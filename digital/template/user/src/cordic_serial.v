==> flow/design.v <==
`timescale 1ns / 1ps
module cordic_serial(
    input signed [31:0]    x,
    input signed [31:0]    y,
    input           clk,
    output reg [31:0]   phase
    );
    localparam IDLE = 2'd0;
    localparam WORK = 2'd1;
    localparam DONE = 2'd2;
    reg     [1:0]state ;
    reg     [1:0]next_state;
    reg     [6:0]counter;
    wire   [31:0] rot[15:0];
assign  rot[0]  = 32'd2949120 ;      
assign  rot[1]  = 32'd1740992 ;      
assign  rot[2]  = 32'd919872  ;      
assign  rot[3]  = 32'd466944  ;      
assign  rot[4]  = 32'd234368  ;      
assign  rot[5]  = 32'd117312  ;      
assign  rot[6]  = 32'd58688   ;      
assign  rot[7]  = 32'd29312   ;      
assign  rot[8]  = 32'd14656   ;      
assign  rot[9]  = 32'd7360    ;      
assign  rot[10] = 32'd3648    ;      
assign  rot[11] = 32'd1856    ;      
assign  rot[12] = 32'd896     ;      
assign  rot[13] = 32'd448     ;      
assign  rot[14] = 32'd256     ;      
assign  rot[15] = 32'd128     ;      
    always @(posedge clk) begin
        state<=next_state;
        case(state)
        IDLE:next_state<=WORK;
        WORK:next_state<= counter==14?DONE:WORK;
        DONE:next_state<=IDLE;
        default:next_state<=IDLE;
        endcase
    end
    reg signed [31:0] x_shift;
    reg signed [31:0] y_shift;
    reg signed [31:0] z_rot;
    wire     D_sign;
    assign   D_sign=~y_shift[31];
    always @(posedge clk ) begin
        case(state)
        IDLE:
        begin
            x_shift<=x;
            y_shift<=y;
            z_rot<=0;
        end
        WORK:if(D_sign)
        begin
            x_shift       <= x_shift + (y_shift>>>counter);
            y_shift       <= y_shift - (x_shift>>>counter);
            z_rot         <= z_rot  + rot[counter];
        end
        else begin
            x_shift       <= x_shift - (y_shift>>>counter);
            y_shift       <= y_shift + (x_shift>>>counter);
            z_rot         <= z_rot  - rot[counter];
        end
        DONE:
        begin
            phase<=z_rot;
        end
        default : ;
        endcase
    end
    always @(posedge clk ) begin
        if(state==IDLE && next_state==WORK)
            counter<=0;
        else if(state==WORK)begin
        if(counter<4'd14)
            counter<=counter+1;
            else
            counter<=counter;
        end
        else
            counter<=0;
    end
endmodule
# == Step by step through the tools: cordic_serial ==
# Tool output for the design above, in the order of the flow.
# Line numbers count from 1 in the design file above.
# Cell names lack the library's common part.
# A cell with -- has no value.
# design
top_module,cordic_serial
clock,clk
cell_library,sky130hd
lib_corner,tt_025C_1v80

# == Word level ==
# Source: Yosys, flattened and elaborated, memories not mapped. Widths are those after wreduce. Registers that Yosys merges into a memory's read port (data or address) are not register bits. Print and check cells do not count. Equal cells are merged and count once.
# word_totals
register_bits,139
latchBits,0
mem_bits_rw,0
romBits,0
clocked_rd_ports_x_width,0
mem_count,0
input_bits,65
output_inout_bits,32
wordCells,55
# op_classes
add_sub_neg,7
n_mul,0
n_div,0
n_cmp,1
eq_ne,19
n_shift,2
mux,13
bitwise,1
n_reduce_logical,5
# op_table
operator,count
32-bit case mux with 16-bit select,1
32-bit two-way mux,7
32-bit case mux with 2-bit select,3
32-bit adder,3
32-bit subtractor,3
32-bit by 7-bit >>> shifter with 32-bit output,2
4-bit == test (second input constant),8
4-bit by 3-bit == test with 1-bit output (second input constant),4
4-bit by 2-bit == test with 1-bit output (second input constant),2
7-bit by 1-bit adder with 7-bit output (second input constant),1
7-bit by 4-bit less-than comparator with 1-bit output (second input constant),1
7-bit by 4-bit == test with 1-bit output (second input constant),1
2-bit by 1-bit == test with 1-bit output (second input constant),2
4-bit by 1-bit == test with 1-bit output (second input constant),1
4-bit logical NOT,1
2-bit case mux with 2-bit select,1
2-bit == test (second input constant),1
2-bit logical NOT,1
2-bit nonzero test,1
2-bit OR reduction,1
2-bit two-way mux,1
1-bit logical AND,1
1-bit inverter,1

# == Longest topological paths ==
# Depth = most cells in a row (Yosys ltp): at word level without a register or memory, in the mapped netlist without a sequential cell, where the memories' decode and read muxes count.
# depth
ltp_word,7
ABC_AREA,0
mapped_depth,31
depth_no_buf,25

# == Netlist ==
# The flow's flattened synthesis, as Yosys stat reports it; memories are mapped. The netlist is that of the ABC_AREA named above (0 if unset); the other value can give another one.
# by_type
cell_type,count,area_total_um2
edfxtp_1,122,3.66E+03
ha_1,102,1.28E+03
mux2i_1,73,730.701
a21oi_1,133,665.638
o21ai_0,127,635.61
nand2_1,163,611.837
nor2_1,156,585.562
xnor2_1,58,507.987
xor2_1,54,472.954
nor3_1,61,305.293
a22oi_1,38,285.274
a21o_1,36,270.259
nand3_1,52,260.25
clkbuf_1,66,247.738
dfxtp_1,11,220.211
a22o_1,20,175.168
a31oi_1,28,175.168
o21a_1,23,172.666
# Other cell types: 91; their cells: 509.
# synth_totals
cell_count,1832
mapped_area_um2,15427.3
seqArea_um2,3883.7
flip_flops,133

# == Worst setup path after synthesis ==
# Path of least setup slack by OpenSTA after synthesis, without wires, with an ideal clock, recovery checks aside; 20% of the period is set as input and as output delay. Where synthesis merged equal registers, the netlist keeps one of their names.
# synth_path
path_type,flip-flop to flip-flop
startpoint,register counter[0]
endpoint,register x_shift[30]
tclk_ns,5.96
setup_time_ns,0.269
t_first_pin_ns,0.000
t_arrival_ns,5.991
required_time_ns,5.691
slack_ns,-0.300
delay_ns,6.260
driving_pins,30
n_path_buf,5
period_less_setup_slack_ns,6.26
# "delay_ns" = arrival - input delay + setup time.
# "driving_pins" counts driving pins, that of a launching flip-flop among them; a cell with two outputs on the path counts twice.
# "period_less_setup_slack_ns" = period - worst setup slack (recovery checks aside). The figure is calculated, with input and output delays left at 20% of the set period.
# The rows between start and end are the longest chain of elaborated cells between them; the timing report does not say that the signal goes this way. Where chains are equally long, one stands for them.
# A line is the first line of the expression or statement that the cell stems from. Yosys adds cells for indexed reads and writes and turns some case tables into memories.
# At most two assigning lines are given for a register; there are more.
# synth_via
cell_sequence,dfxtp_1 -> buf_6 -> buf_12 -> buf_12 -> buf_12 -> buf_12 -> mux2_4 -> o22a_1 -> a21oi_1 -> nand4_1 -> nor2_1 -> ha_1 -> inv_1 -> a2111o_1 -> or4_4 -> nor2_1 -> nand2_1 -> xnor2_1 -> o22ai_1 -> ha_1 -> and4_1 -> a221o_1 -> o21ai_0 -> a21oi_1 -> o2111ai_1 -> a31oi_1 -> or4_1 -> a31oi_1 -> xor2_1 -> o21ai_0
elab_chain_len,4
# synth_rtl
element,line,text
"start, declared",13,reg     [6:0]counter;
"start, assigned",76,counter<=counter+1;
"start, assigned",78,counter<=counter;
32-bit by 7-bit >>> shifter with 32-bit output,55,x_shift       <= x_shift + (y_shift>>>counter);
32-bit adder,55,
32-bit two-way mux,53,WORK:if(D_sign)
32-bit case mux with 2-bit select,46,case(state)
"end, assigned",49,x_shift<=x;
"end, assigned",55,
"end, declared",40,reg signed [31:0] x_shift;

# == Worst path after layout ==
# Path of least setup slack in the final report of flow run B (OpenROAD, finished layout, wires in). Where an end is a register, its clock arrival counts in the times.
# layout_path
path_type,flip-flop to flip-flop
startpoint,register counter[0]
endpoint,register x_shift[30]
tclk_ns,3.61
setup_time_ns,0.25
t_first_pin_ns,0.49
t_arrival_ns,6.05
required_time_ns,3.84
slack_ns,-2.20
driving_pins,28
n_path_buf,3
# The rows between start and end are the longest chain of elaborated cells between them; the timing report does not say that the signal goes this way. Where chains are equally long, one stands for them.
# At most two assigning lines are given for a register; there are more.
# layout_via
cell_sequence,dfxtp_4 -> buf_6 -> buf_6 -> mux2_4 -> o22a_1 -> a21oi_2 -> nand4_1 -> nor2_2 -> ha_2 -> inv_2 -> a2111o_1 -> or4_4 -> nor2_4 -> buf_6 -> a22o_1 -> a21oi_1 -> ha_2 -> a21o_1 -> a21o_1 -> a221o_1 -> o21ai_2 -> a21oi_2 -> o2111ai_2 -> a31oi_2 -> or4_1 -> a31oi_2 -> xor2_1 -> o21ai_1
elab_chain_len,4
# layout_rtl
element,line,text
"start, declared",13,reg     [6:0]counter;
"start, assigned",76,counter<=counter+1;
"start, assigned",78,counter<=counter;
32-bit by 7-bit >>> shifter with 32-bit output,55,x_shift       <= x_shift + (y_shift>>>counter);
32-bit adder,55,
32-bit two-way mux,53,WORK:if(D_sign)
32-bit case mux with 2-bit select,46,case(state)
"end, assigned",49,x_shift<=x;
"end, assigned",55,
"end, declared",40,reg signed [31:0] x_shift;

# Module cordic_serial, platform sky130hd: 2 stored runs of the flow (Yosys, OpenROAD) with differing settings, in no particular order. Input and output delays are each 20% of the period that was set; the output load is 0.01 pF.
# "achievedPeriod_ns" is the run's clock period less its worst setup slack. It is reckoned from that one timing run; input and output delays stay at 20% of the period that was set.
# "worst_path_allowed_less_slack_ns": the worst setup path's part of the clock period (all of it between registers, 20% less for each end at a port) less its slack. A launch clock that arrives late makes it longer, a capture clock that arrives late makes it shorter.
# "power.total_mw": no workload was simulated; the value follows from the tool's default switching activity.
# Among the settings, . means not set for that run.
# A result given as . is not shown for that run.
stored run,period_ns,CORE_UTILIZATION,PLACE_DENSITY_LB_ADDON,CELL_PAD_IN_SITES_GLOBAL_PLACEMENT,TNS_END_PERCENT,ABC_AREA,CTS_CLUSTER_DIAMETER,MIN_ROUTING_LAYER,MAX_ROUTING_LAYER,CAP_MARGIN,CORE_MARGIN,SLEW_MARGIN,GPL_TIMING_DRIVEN,GPL_ROUTABILITY_DRIVEN,CTS_CLUSTER_SIZE,achievedPeriod_ns,worst_path_allowed_less_slack_ns,timing.worst_path_kind,finish.stdcell_area_um2,power.total_mw,fin_ws_ns,ys_area_um2,tns_setup_ns,worst_hold_slack_ns,final_util_pct,die_um2
flow run A,4.7,58,0.19,3,50,0,334,met1,met5,20,2,20,.,.,.,.,.,.,.,.,.,.,.,.,.,.
flow run B,3.61,35,.,0,80,.,274,.,met5,20,2,20,1,1,34,5.814,5.81,flip-flop to flip-flop,24543.5,3.550,-2.204,15427.3,-98.854,0.326,56.7,45772.5
# Flow run A: stopped before the end: placement reported FLW-0024

==> flow/design.v <==
module cordic_vector#(
      parameter SYS_CLK_FREQ = 3200_000,
      parameter MIXING_FREQ  = 160_000,
      parameter DEMOD_FREQ   = 8_000,
      parameter SAMPLE_RATE  = 800 
)(
input 						clk,
input 						rst_n,
input	signed [15:0]		x,
input	signed [15:0]		y,
input						start,
output 	reg    [8:0]	    angle,
output	wire				finished
);
localparam SAMPLE_DIV = SYS_CLK_FREQ / DEMOD_FREQ;
reg [31:0] sample_counter;
reg sample_en;
always @(posedge clk or negedge rst_n) begin
    if(!rst_n) begin
        sample_counter <= 0;
        sample_en <= 0;
    end else begin
        if(sample_counter == SAMPLE_DIV-1) begin
            sample_counter <= 0;
            sample_en <= 1;
        end else begin
            sample_counter <= sample_counter + 1;
            sample_en <= 0;
        end
    end
end
    parameter angle_0 = 16'd11520;		 
    parameter angle_1 = 16'd6800;      
    parameter angle_2 = 16'd3593;       
    parameter angle_3 = 16'd1824;       
    parameter angle_4 = 16'd915;       
    parameter angle_5 = 16'd458;      
    parameter angle_6 = 16'd229;       
    parameter angle_7 = 16'd114;       
    reg signed 	[15:0] 		x0 =0,y0 =0,z0 =0;
    reg signed 	[15:0] 		x1 =0,y1 =0,z1 =0;
    reg signed 	[15:0] 		x2 =0,y2 =0,z2 =0;
    reg signed 	[15:0] 		x3 =0,y3 =0,z3 =0;
    reg signed 	[15:0] 		x4 =0,y4 =0,z4 =0;
    reg signed 	[15:0] 		x5 =0,y5 =0,z5 =0;
    reg signed 	[15:0] 		x6 =0,y6 =0,z6 =0;
    reg signed 	[15:0] 		x7 =0,y7 =0,z7 =0;
    reg  [4:0]           count;
    always@(posedge clk or negedge rst_n)begin
        if(!rst_n)
            count <= 'b0;
        else if(start && sample_en)begin
            if(count == 5'd19)
			    count <= 'b0;    
            else
                count <= count + 1'b1;        
        end else 
                count <= count;
    end
    assign finished  = (count == 5'd8)?1'b1:1'b0;
    reg  [8:0] angle_ref;
    reg signed [15:0] x_new,y_new;
    always@(*) begin
         case ({x[15], y[15]})
        2'b00: begin  
            x_new = x;
            y_new = y;
            angle_ref = 'd0;
        end
        2'b10: begin  
            x_new = y;
            y_new = -(x);
            angle_ref = 'd90;
        end
        2'b11: begin  
            x_new = -(x);
            y_new = -(y);
            angle_ref = 'd180;
        end
        2'b01: begin  
            x_new = -(y);
            y_new = (x);
            angle_ref = 'd270;
        end
        default: begin
            x_new = 0;
            y_new = 0;
            angle_ref = 'd0;
        end
    endcase
    end
    always@(posedge clk or negedge rst_n)begin
        if(!rst_n)begin
            x0 <= 'b0;
            y0 <= 'b0;
            z0 <= 'b0;
        end
        else if(start && sample_en)begin
            x0 <= x_new ;
            y0 <= y_new ;
            z0 <= 'b0;
        end else begin
            x0 <= x0;
            y0 <= y0;
            z0 <= z0;
        end
    end 
    always@(posedge clk or negedge rst_n)begin 
        if(!rst_n)begin
            x1 <= 'b0;
            y1 <= 'b0;
            z1 <= 'b0;
        end
        else if (start&&sample_en) begin
            if(!y0[15] ) begin					 
                x1 <= x0 + y0;
                y1 <= y0 - x0;
                z1 <= z0 + angle_0;
            end else begin
                x1 <= x0 - y0;
                y1 <= y0 + x0;
                z1 <= z0 - angle_0;		
            end
        end else begin
            x1 <= x1;
            y1 <= y1;
            z1 <= z1;	
        end
    end 
    always@(posedge clk or negedge rst_n)begin 
        if(!rst_n)begin
            x2 <= 'b0;
            y2 <= 'b0;
            z2 <= 'b0;
        end else if (start&&sample_en) begin
            if(!y1[15]) begin
                x2 <= x1 + (y1>>>1);
                y2 <= y1 - (x1>>>1);
                z2 <= z1 + angle_1;
            end else begin
                x2 <= x1 - (y1>>>1);
                y2 <= y1 + (x1>>>1);
                z2 <= z1 - angle_1;	
            end
        end else begin
            x2 <= x2;
            y2 <= y2;
            z2 <= z2;
        end
    end
    always@(posedge clk or negedge rst_n)begin 
        if(!rst_n)begin
            x3 <= 'b0;
            y3 <= 'b0;
            z3 <= 'b0;
        end else if (start&&sample_en) begin
            if(!y2[15]) begin
                x3 <= x2 + (y2>>>2);
                y3 <= y2 - (x2>>>2);
                z3 <= z2 + angle_2;
            end
            else begin
                x3 <= x2 - (y2>>>2);
                y3 <= y2 + (x2>>>2);
                z3 <= z2 - angle_2;	
            end
        end else begin
            x3 <= x3;
            y3 <= y3;
            z3 <= z3;
        end
    end 
    always@(posedge clk or negedge rst_n)begin 
        if(!rst_n)begin
            x4 <= 'b0;
            y4 <= 'b0;
            z4 <= 'b0;
        end else if (start&&sample_en) begin
            if(!y3[15]) begin
                x4 <= x3 + (y3>>>3);
                y4 <= y3 - (x3>>>3);
                z4 <= z3 + angle_3;
            end
            else begin
                x4 <= x3 - (y3>>>3);
                y4 <= y3 + (x3>>>3);
                z4 <= z3 - angle_3;	
            end
        end else begin
            x4 <= x4;
            y4 <= y4;
            z4 <= z4;
        end
    end 
    always@(posedge clk or negedge rst_n)begin 
        if(!rst_n)begin
            x5 <= 'b0;
            y5 <= 'b0;
            z5 <= 'b0;
        end else if (start&&sample_en) begin
            if(!y4[15]) begin
                x5 <= x4 + (y4>>>4);
                y5 <= y4 - (x4>>>4);
                z5 <= z4 + angle_4;
            end
            else begin
                x5 <= x4 - (y4>>>4);
                y5 <= y4 + (x4>>>4);
                z5 <= z4 - angle_4;	
            end
        end else begin
            x5 <= x5;
            y5 <= y5;
            z5 <= z5;
        end
    end 
    always@(posedge clk or negedge rst_n)begin 
        if(!rst_n)begin
            x6 <= 'b0;
            y6 <= 'b0;
            z6 <= 'b0;
        end else if (start&&sample_en) begin 
            if(!y5[15]) begin
            x6 <= x5 + (y5>>>5);
            y6 <= y5 - (x5>>>5);
            z6 <= z5 + angle_5;
            end
            else begin
                x6 <= x5 - (y5>>>5);
                y6 <= y5 + (x5>>>5);
                z6 <= z5 - angle_5;	
            end
        end else begin
            x6 <= x6;
            y6 <= y6;
            z6 <= z6;
        end
    end 
    always@(posedge clk or negedge rst_n)begin 
        if(!rst_n)begin
            x7 <= 'b0;
            y7 <= 'b0;
            z7 <= 'b0;
        end else if (start&&sample_en) begin 
            if(!y6[15]) begin
            x7 <= x6 + (y6>>>6);
            y7 <= y6 - (x6>>>6);
            z7 <= z6 + angle_6;
            end
            else begin
                x7 <= x6 - (y6>>>6);
                y7 <= y6 + (x6>>>6);
                z7 <= z6 - angle_6;	
            end
        end else begin
            x7 <= x7;
            y7 <= y7;
            z7 <= z7;
        end
    end 
    reg  [15:0]	angle_abs;
    always@(posedge clk or negedge rst_n)begin
        if(!rst_n)begin
            angle_abs <= 'b0;
        end
        else if (start&& sample_en)begin
            angle_abs <= z7;  
        end else begin
            angle_abs  <= angle_abs;
        end
    end 
    always @(*) begin
        if(angle_abs[15]==1)
            angle = angle_ref;
        else
            angle = angle_abs[15:8]+angle_ref;
    end
endmodule
`timescale 1ns / 1ps
module demod_gmsk #(
      parameter SYS_CLK_FREQ = 6400_000,
      parameter MIXING_FREQ  = 320_000,
      parameter DEMOD_FREQ   = 16_000,
      parameter SAMPLE_RATE  = 800,
      parameter TAPS         = 4 
)(
    input  signed [15:0] I,     
    input  signed [15:0] Q,    
    input         start,
    input         resetn,     
    input         clk,         
    output reg  [8:0] phase,   
    output wire signed  [6:0] freq  
);
localparam SAMPLE_DIV = SYS_CLK_FREQ / SAMPLE_RATE;
reg [31:0] sample_counter;
reg sample_en;
always @(posedge clk or negedge resetn) begin
    if(!resetn) begin
        sample_counter <= 0;
        sample_en <= 0;
    end else begin
        if(sample_counter == SAMPLE_DIV-1) begin
            sample_counter <= 0;
            sample_en <= 1;
        end else begin
            sample_counter <= sample_counter + 1;
            sample_en <= 0;
        end
    end
end
wire       cordic_valid;
wire       one_start;
wire [8:0] cordic_phase;
reg  [8:0]  prev_phase = 0;
reg  signed [6:0]  freq_origin = 0;
always @(posedge clk) begin
    if (!resetn) begin
        phase             <= 0;
        freq_origin       <= 0;
        prev_phase        <= 0;
    end 
    else if (sample_en && start ) begin
        phase               <= cordic_phase;
        if (({cordic_phase[8],cordic_phase[7]}=='b00) &&  (prev_phase[8]==1)) begin
            freq_origin     <= (cordic_phase - prev_phase) + 360;
        end 
        else if ((cordic_phase[8] == 1) &&({prev_phase[8],prev_phase[7]}=='b00)) begin
            freq_origin     <= (cordic_phase - prev_phase) - 360;
        end 
        else begin
            freq_origin     <= cordic_phase - prev_phase;
        end
        prev_phase          <= cordic_phase;
    end else begin
        freq_origin       <= freq_origin;
        prev_phase        <= prev_phase;
        phase             <= phase;
    end
end
cordic_vector#(
    .SYS_CLK_FREQ 	(SYS_CLK_FREQ  ),
    .MIXING_FREQ  	(MIXING_FREQ   ),
    .DEMOD_FREQ   	(DEMOD_FREQ    ),
    .SAMPLE_RATE  	(SAMPLE_RATE   ))
 u_cordic_vector(
    .clk      	(clk       ),
    .rst_n    	(resetn     ),
    .x        	(I         ),
    .y        	(Q         ),
    .start    	(start     ),
    .angle    	(cordic_phase  ),
    .finished 	(cordic_valid  )
);
assign freq = freq_origin;
endmodule
Tool chain data of demod_gmsk
Tool output for the design above, in the order of the flow.
Line numbers count from 1 in the design file above.
A cell with - has no value.
Inputs
  top module: demod_gmsk
  clock: clk
  library: sky130hd
  timing corner: tt_025C_1v80

Word-level counts
Source: Yosys, flattened and elaborated, memories not mapped. Widths are those after wreduce. Registers that Yosys merges into a memory's read port (data or address) are not register bits. Print and check cells do not count.
Storage and ports
  input port bits: 35
  word-level cells: 110
  output and inout port bits: 16
  bits in registers: 427
Cells by class
  reduce/logical cells: 7
  muxes and demuxes: 28
  equality and inequality tests: 5
  add/subtract/negate cells: 42
Operator list (number)
  2-to-1 mux 16 bit: 18
  case mux 16 bit (select 4 bit): 2
  adder 32 x 1 -> 32 bit (second input constant): 2
  2-to-1 mux 32 bit: 2
  case mux 9 bit (select 4 bit): 1
  adder 16 x 12 -> 16 bit: 2
  subtractor 16 x 12 -> 16 bit: 2
  adder 16 x 13 -> 16 bit: 2
  subtractor 16 x 13 -> 16 bit: 2
  adder 16 x 14 -> 16 bit: 2
  subtractor 16 x 14 -> 16 bit: 2
  adder 16 x 15 -> 16 bit: 2
  subtractor 16 x 15 -> 16 bit: 2
  subtractor 16 bit: 2
  negator 16 bit: 2
  == test 32 x 13 -> 1 bit (second input constant): 1
  == test 32 x 9 -> 1 bit (second input constant): 1
  adder 16 x 10 -> 16 bit (second input constant): 1
  subtractor 16 x 10 -> 16 bit (second input constant): 1
  adder 16 x 11 -> 16 bit: 1
  subtractor 16 x 11 -> 16 bit: 1
  adder 16 x 11 -> 16 bit (second input constant): 1
  subtractor 16 x 11 -> 16 bit (second input constant): 1
  adder 16 x 12 -> 16 bit (second input constant): 1
  subtractor 16 x 12 -> 16 bit (second input constant): 1
  adder 16 x 13 -> 16 bit (second input constant): 1
  subtractor 16 x 13 -> 16 bit (second input constant): 1
  adder 16 bit: 1
Not listed: further kinds 15, cells in them 24.

Logic depth
Depth = most cells in a row (Yosys ltp): at word level without a register or memory, in the mapped netlist without a sequential cell, where the memories' decode and read muxes count.
Depth
  depth after elaboration: 8
  ABC_AREA: 0
  mapped depth: 18
  depth with buffers taken out: 17

Netlist
Yosys stat after the flow's synthesis: flattened, memories mapped to cells. It holds for the ABC_AREA given above (unset counts as 0); a run with the other value may have another netlist.
Cell types
  sky130_fd_sc_hd__dfrtp_1: number 343, total area 8.58E+03 sq um
  sky130_fd_sc_hd__ha_1: number 278, total area 3.48E+03 sq um
  sky130_fd_sc_hd__xnor2_1: number 198, total area 1.73E+03 sq um
  sky130_fd_sc_hd__o21ai_0: number 342, total area 1.71E+03 sq um
  sky130_fd_sc_hd__nand2_1: number 431, total area 1.62E+03 sq um
  sky130_fd_sc_hd__xor2_1: number 158, total area 1.38E+03 sq um
  sky130_fd_sc_hd__a21oi_1: number 239, total area 1.2E+03 sq um
  sky130_fd_sc_hd__nor2_1: number 251, total area 942.154 sq um
  sky130_fd_sc_hd__inv_1: number 156, total area 585.562 sq um
  sky130_fd_sc_hd__dfxtp_1: number 25, total area 500.48 sq um
  sky130_fd_sc_hd__nor3_1: number 91, total area 455.437 sq um
  sky130_fd_sc_hd__a21o_1: number 57, total area 427.91 sq um
  sky130_fd_sc_hd__clkbuf_1: number 110, total area 412.896 sq um
  sky130_fd_sc_hd__fa_1: number 19, total area 380.365 sq um
  sky130_fd_sc_hd__nand3_1: number 57, total area 285.274 sq um
  sky130_fd_sc_hd__o21a_1: number 34, total area 255.245 sq um
  sky130_fd_sc_hd__a211oi_1: number 30, total area 225.216 sq um
  sky130_fd_sc_hd__nand2b_1: number 36, total area 225.216 sq um
Other cell types: 69; their cells: 511.
Synthesis totals
  sequential part of the area: 9083.7 sq um
  chip area (Yosys): 28280.9 sq um
  flip-flops: 368
  buffers: 134
  mapped cells: 3366
The figures by module come from a second, unflattened synthesis with its own total; it is not the netlist above.
Second synthesis, totals
  cells (unflattened synthesis): 3460
  area (unflattened synthesis): 29005.3 sq um
Each row is one instance without its submodules.
Modules
  cordic_vector: cells 3160, area 26120.1 sq um, times used 1, seq. area 7882.6 sq um
  demod_gmsk: cells 300, area 2885.3 sq um, times used 1, seq. area 1326.3 sq um

Worst setup path after synthesis
Source: OpenSTA report_checks on the synthesized netlist (no wires, ideal clock, input and output delay 20% of the period each), path of least setup slack; recovery checks are left aside. Register names are those of the netlist, which keeps one name where synthesis merged equal registers.
Path after synthesis
  path type: input -> register
  from: in I[15]
  to: reg freq_origin[5]
  input delay: 1.016 ns
  arrival time: 4.007 ns
  required time: 4.965 ns
  launch time at the first pin: 1.016 ns
  path buffers: 1
  setup time: 0.115 ns
  clock period: 5.08 ns
  stages: 18
  path slack: 0.958 ns
  path delay: 3.106 ns
  synthesis period reached: 4.122 ns
"path delay" is the arrival time less input delay plus setup time.
"stages" counts driving pins, that of a launching flip-flop among them; a cell with two outputs on the path counts twice.
"synthesis period reached" is the clock period less the worst setup slack; recovery checks do not enter. This is arithmetic on one report: input and output delays are still those of the set period (20% each).
The rows between start and end are the longest chain of elaborated cells between them; the timing report does not say that the signal goes this way. Where chains are equally long, one stands for them.
A line is the first line of the expression or statement that the cell stems from. Yosys adds cells for indexed reads and writes and turns some case tables into memories.
At most two assigning lines are given for a register; there are more.
Between the ends, after synthesis
  path through: sky130_fd_sc_hd__inv_1 -> sky130_fd_sc_hd__ha_1 -> sky130_fd_sc_hd__clkbuf_1 -> sky130_fd_sc_hd__nor2_1 -> sky130_fd_sc_hd__inv_1 -> sky130_fd_sc_hd__ha_1 -> sky130_fd_sc_hd__a211oi_1 -> sky130_fd_sc_hd__o21ai_0 -> sky130_fd_sc_hd__o32ai_1 -> sky130_fd_sc_hd__ha_1 -> sky130_fd_sc_hd__xnor2_1 -> sky130_fd_sc_hd__inv_1 -> sky130_fd_sc_hd__ha_1 -> sky130_fd_sc_hd__nor2_1 -> sky130_fd_sc_hd__mux2i_1 -> sky130_fd_sc_hd__xnor2_1 -> sky130_fd_sc_hd__o21ai_0 -> sky130_fd_sc_hd__and2_1
  length of the longest elaborated chain: 8
  elaborated cells between the ends (all ways): 16
  those cells by class: add/sub: 5; eq/ne: 3; mux: 4; reduce/logical: 4
Ends and longest elaborated chain, after synthesis
  from (decl): RTL line 287  | input  signed [15:0] I,
  == test 2 x 1 -> 1 bit: RTL line 64  | case ({x[15], y[15]})
  case mux 9 bit (select 4 bit): RTL line 64
  adder 8 x 9 -> 9 bit: RTL line 276  | angle = angle_abs[15:8]+angle_ref;
  2-to-1 mux 9 bit: RTL line 273  | if(angle_abs[15]==1)
  subtractor 7 bit: RTL line 329  | freq_origin     <= (cordic_phase - prev_phase) - 360;
  subtractor 7 x 6 -> 7 bit: RTL line 329
  2-to-1 mux 7 bit: RTL line 328  | else if ((cordic_phase[8] == 1) &&({prev_phase[8],prev_phase[7]}=='b00)) begin
  2-to-1 mux 7 bit: RTL line 325  | if (({cordic_phase[8],cordic_phase[7]}=='b00) &&  (prev_phase[8]==1)) begin
  to (assign): RTL line 326  | freq_origin     <= (cordic_phase - prev_phase) + 360;
  to (assign): RTL line 329
  to (decl): RTL line 316  | reg  signed [6:0]  freq_origin = 0;
Nets of the timed path that keep an RTL name, with a line that drives or declares them; the list need not be complete.
Named nets, after synthesis (RTL line)
  cordic_phase[4]: 273

Timing after layout
Path of least setup slack in the final report of stored run 1 (OpenROAD, finished layout, wires in). Where an end is a register, its clock arrival counts in the times.
Path after layout
  path type: input -> register
  from: in I[15]
  to: reg freq_origin[5]
  launch time at the first pin: 1.56 ns
  path slack: 2.38 ns
  input delay: 1.56 ns
  stages: 18
  clock period: 7.81 ns
  arrival time: 5.93 ns
  setup time: 0.10 ns
  path buffers: 1
  required time: 8.31 ns
The rows between start and end are the longest chain of elaborated cells between them; the timing report does not say that the signal goes this way. Where chains are equally long, one stands for them.
At most two assigning lines are given for a register; there are more.
Between the ends, after layout
  path through: sky130_fd_sc_hd__clkdlybuf4s50_1 -> sky130_fd_sc_hd__inv_1 -> sky130_fd_sc_hd__ha_1 -> sky130_fd_sc_hd__nor2_1 -> sky130_fd_sc_hd__inv_1 -> sky130_fd_sc_hd__ha_1 -> sky130_fd_sc_hd__a211oi_1 -> sky130_fd_sc_hd__o21ai_0 -> sky130_fd_sc_hd__o32ai_1 -> sky130_fd_sc_hd__ha_1 -> sky130_fd_sc_hd__xnor2_1 -> sky130_fd_sc_hd__inv_1 -> sky130_fd_sc_hd__ha_1 -> sky130_fd_sc_hd__nor2_1 -> sky130_fd_sc_hd__mux2i_1 -> sky130_fd_sc_hd__xnor2_1 -> sky130_fd_sc_hd__o21ai_0 -> sky130_fd_sc_hd__and2_1
  length of the longest elaborated chain: 8
  elaborated cells between the ends (all ways): 16
  those cells by class: add/sub: 5; eq/ne: 3; mux: 4; reduce/logical: 4
Ends and longest elaborated chain, after layout
  from (decl): RTL line 287  | input  signed [15:0] I,
  == test 2 x 1 -> 1 bit: RTL line 64  | case ({x[15], y[15]})
  case mux 9 bit (select 4 bit): RTL line 64
  adder 8 x 9 -> 9 bit: RTL line 276  | angle = angle_abs[15:8]+angle_ref;
  2-to-1 mux 9 bit: RTL line 273  | if(angle_abs[15]==1)
  subtractor 7 bit: RTL line 329  | freq_origin     <= (cordic_phase - prev_phase) - 360;
  subtractor 7 x 6 -> 7 bit: RTL line 329
  2-to-1 mux 7 bit: RTL line 328  | else if ((cordic_phase[8] == 1) &&({prev_phase[8],prev_phase[7]}=='b00)) begin
  2-to-1 mux 7 bit: RTL line 325  | if (({cordic_phase[8],cordic_phase[7]}=='b00) &&  (prev_phase[8]==1)) begin
  to (assign): RTL line 326  | freq_origin     <= (cordic_phase - prev_phase) + 360;
  to (assign): RTL line 329
  to (decl): RTL line 316  | reg  signed [6:0]  freq_origin = 0;
Nets of the timed path that keep an RTL name, with a line that drives or declares them; the list need not be complete.
Named nets, after layout (RTL line)
  cordic_phase[4]: 273

Add stored flow runs of demod_gmsk

Settings and measured results of 2 stored flow runs for module demod_gmsk (sky130hd), not sorted in any way. The constraints put input and output delay at 20% of the set period each and load the outputs with 0.01 pF.
"achieved clock period (ns)" is the run's clock period less its worst setup slack. It is reckoned from that one timing run; input and output delays stay at 20% of the period that was set.
"worst setup path time (ns)" = time allowed to the worst setup path (clock period - input delay - output delay, where it has them) - its slack; a late launch clock adds to it, a late capture clock takes from it.
"finish__power__total" rests on the timing tool's default activity at the inputs, not on a simulated workload.

settings of stored run 1
{
  "period_ns": 7.81,
  "CORE_UTILIZATION": 54,
  "PLACE_DENSITY": 0.8,
  "HOLD_SLACK_MARGIN": 0.29,
  "CORE_ASPECT_RATIO": 1.08,
  "CELL_PAD_IN_SITES_GLOBAL_PLACEMENT": 0,
  "GPL_TIMING_DRIVEN": 1,
  "CTS_CLUSTER_DIAMETER": 217,
  "SLEW_MARGIN": 5,
  "MAX_ROUTING_LAYER": "met5",
  "CAP_MARGIN": 20,
  "CORE_MARGIN": 2
}
report of stored run 1
yosys chip area after synthesis (um^2): 28280.9
finish__design__die__area: 54219.6
finish__design__instance__area__stdcell: 30596.8
finish__design__instance__utilization: 0.5880
finish__timing__setup__ws: 2.378
finish__timing__setup__tns: 0.000
finish__timing__hold__ws: 0.462
finish__power__total: 4.028e-03
achieved clock period (ns): 5.432
worst setup path time (ns): 3.87
worst setup path kind: input -> register

settings of stored run 2
{
  "period_ns": 3.64,
  "CORE_UTILIZATION": 37,
  "PLACE_DENSITY_LB_ADDON": 0.03,
  "CORE_MARGIN": 3,
  "TNS_END_PERCENT": 40,
  "GPL_ROUTABILITY_DRIVEN": 0,
  "CTS_CLUSTER_SIZE": 46,
  "CTS_CLUSTER_DIAMETER": 121,
  "MIN_ROUTING_LAYER": "met2",
  "CAP_MARGIN": 20,
  "SLEW_MARGIN": 20
}
report of stored run 2
yosys chip area after synthesis (um^2): 28280.9
finish__design__die__area: 79789.3
finish__design__instance__area__stdcell: 31960.7
finish__design__instance__utilization: 0.4257
finish__timing__setup__ws: 0.055
finish__timing__setup__tns: 0.000
finish__timing__hold__ws: 0.062
finish__power__total: 7.239e-03
achieved clock period (ns): 3.585
worst setup path time (ns): 3.59
worst setup path kind: register -> register
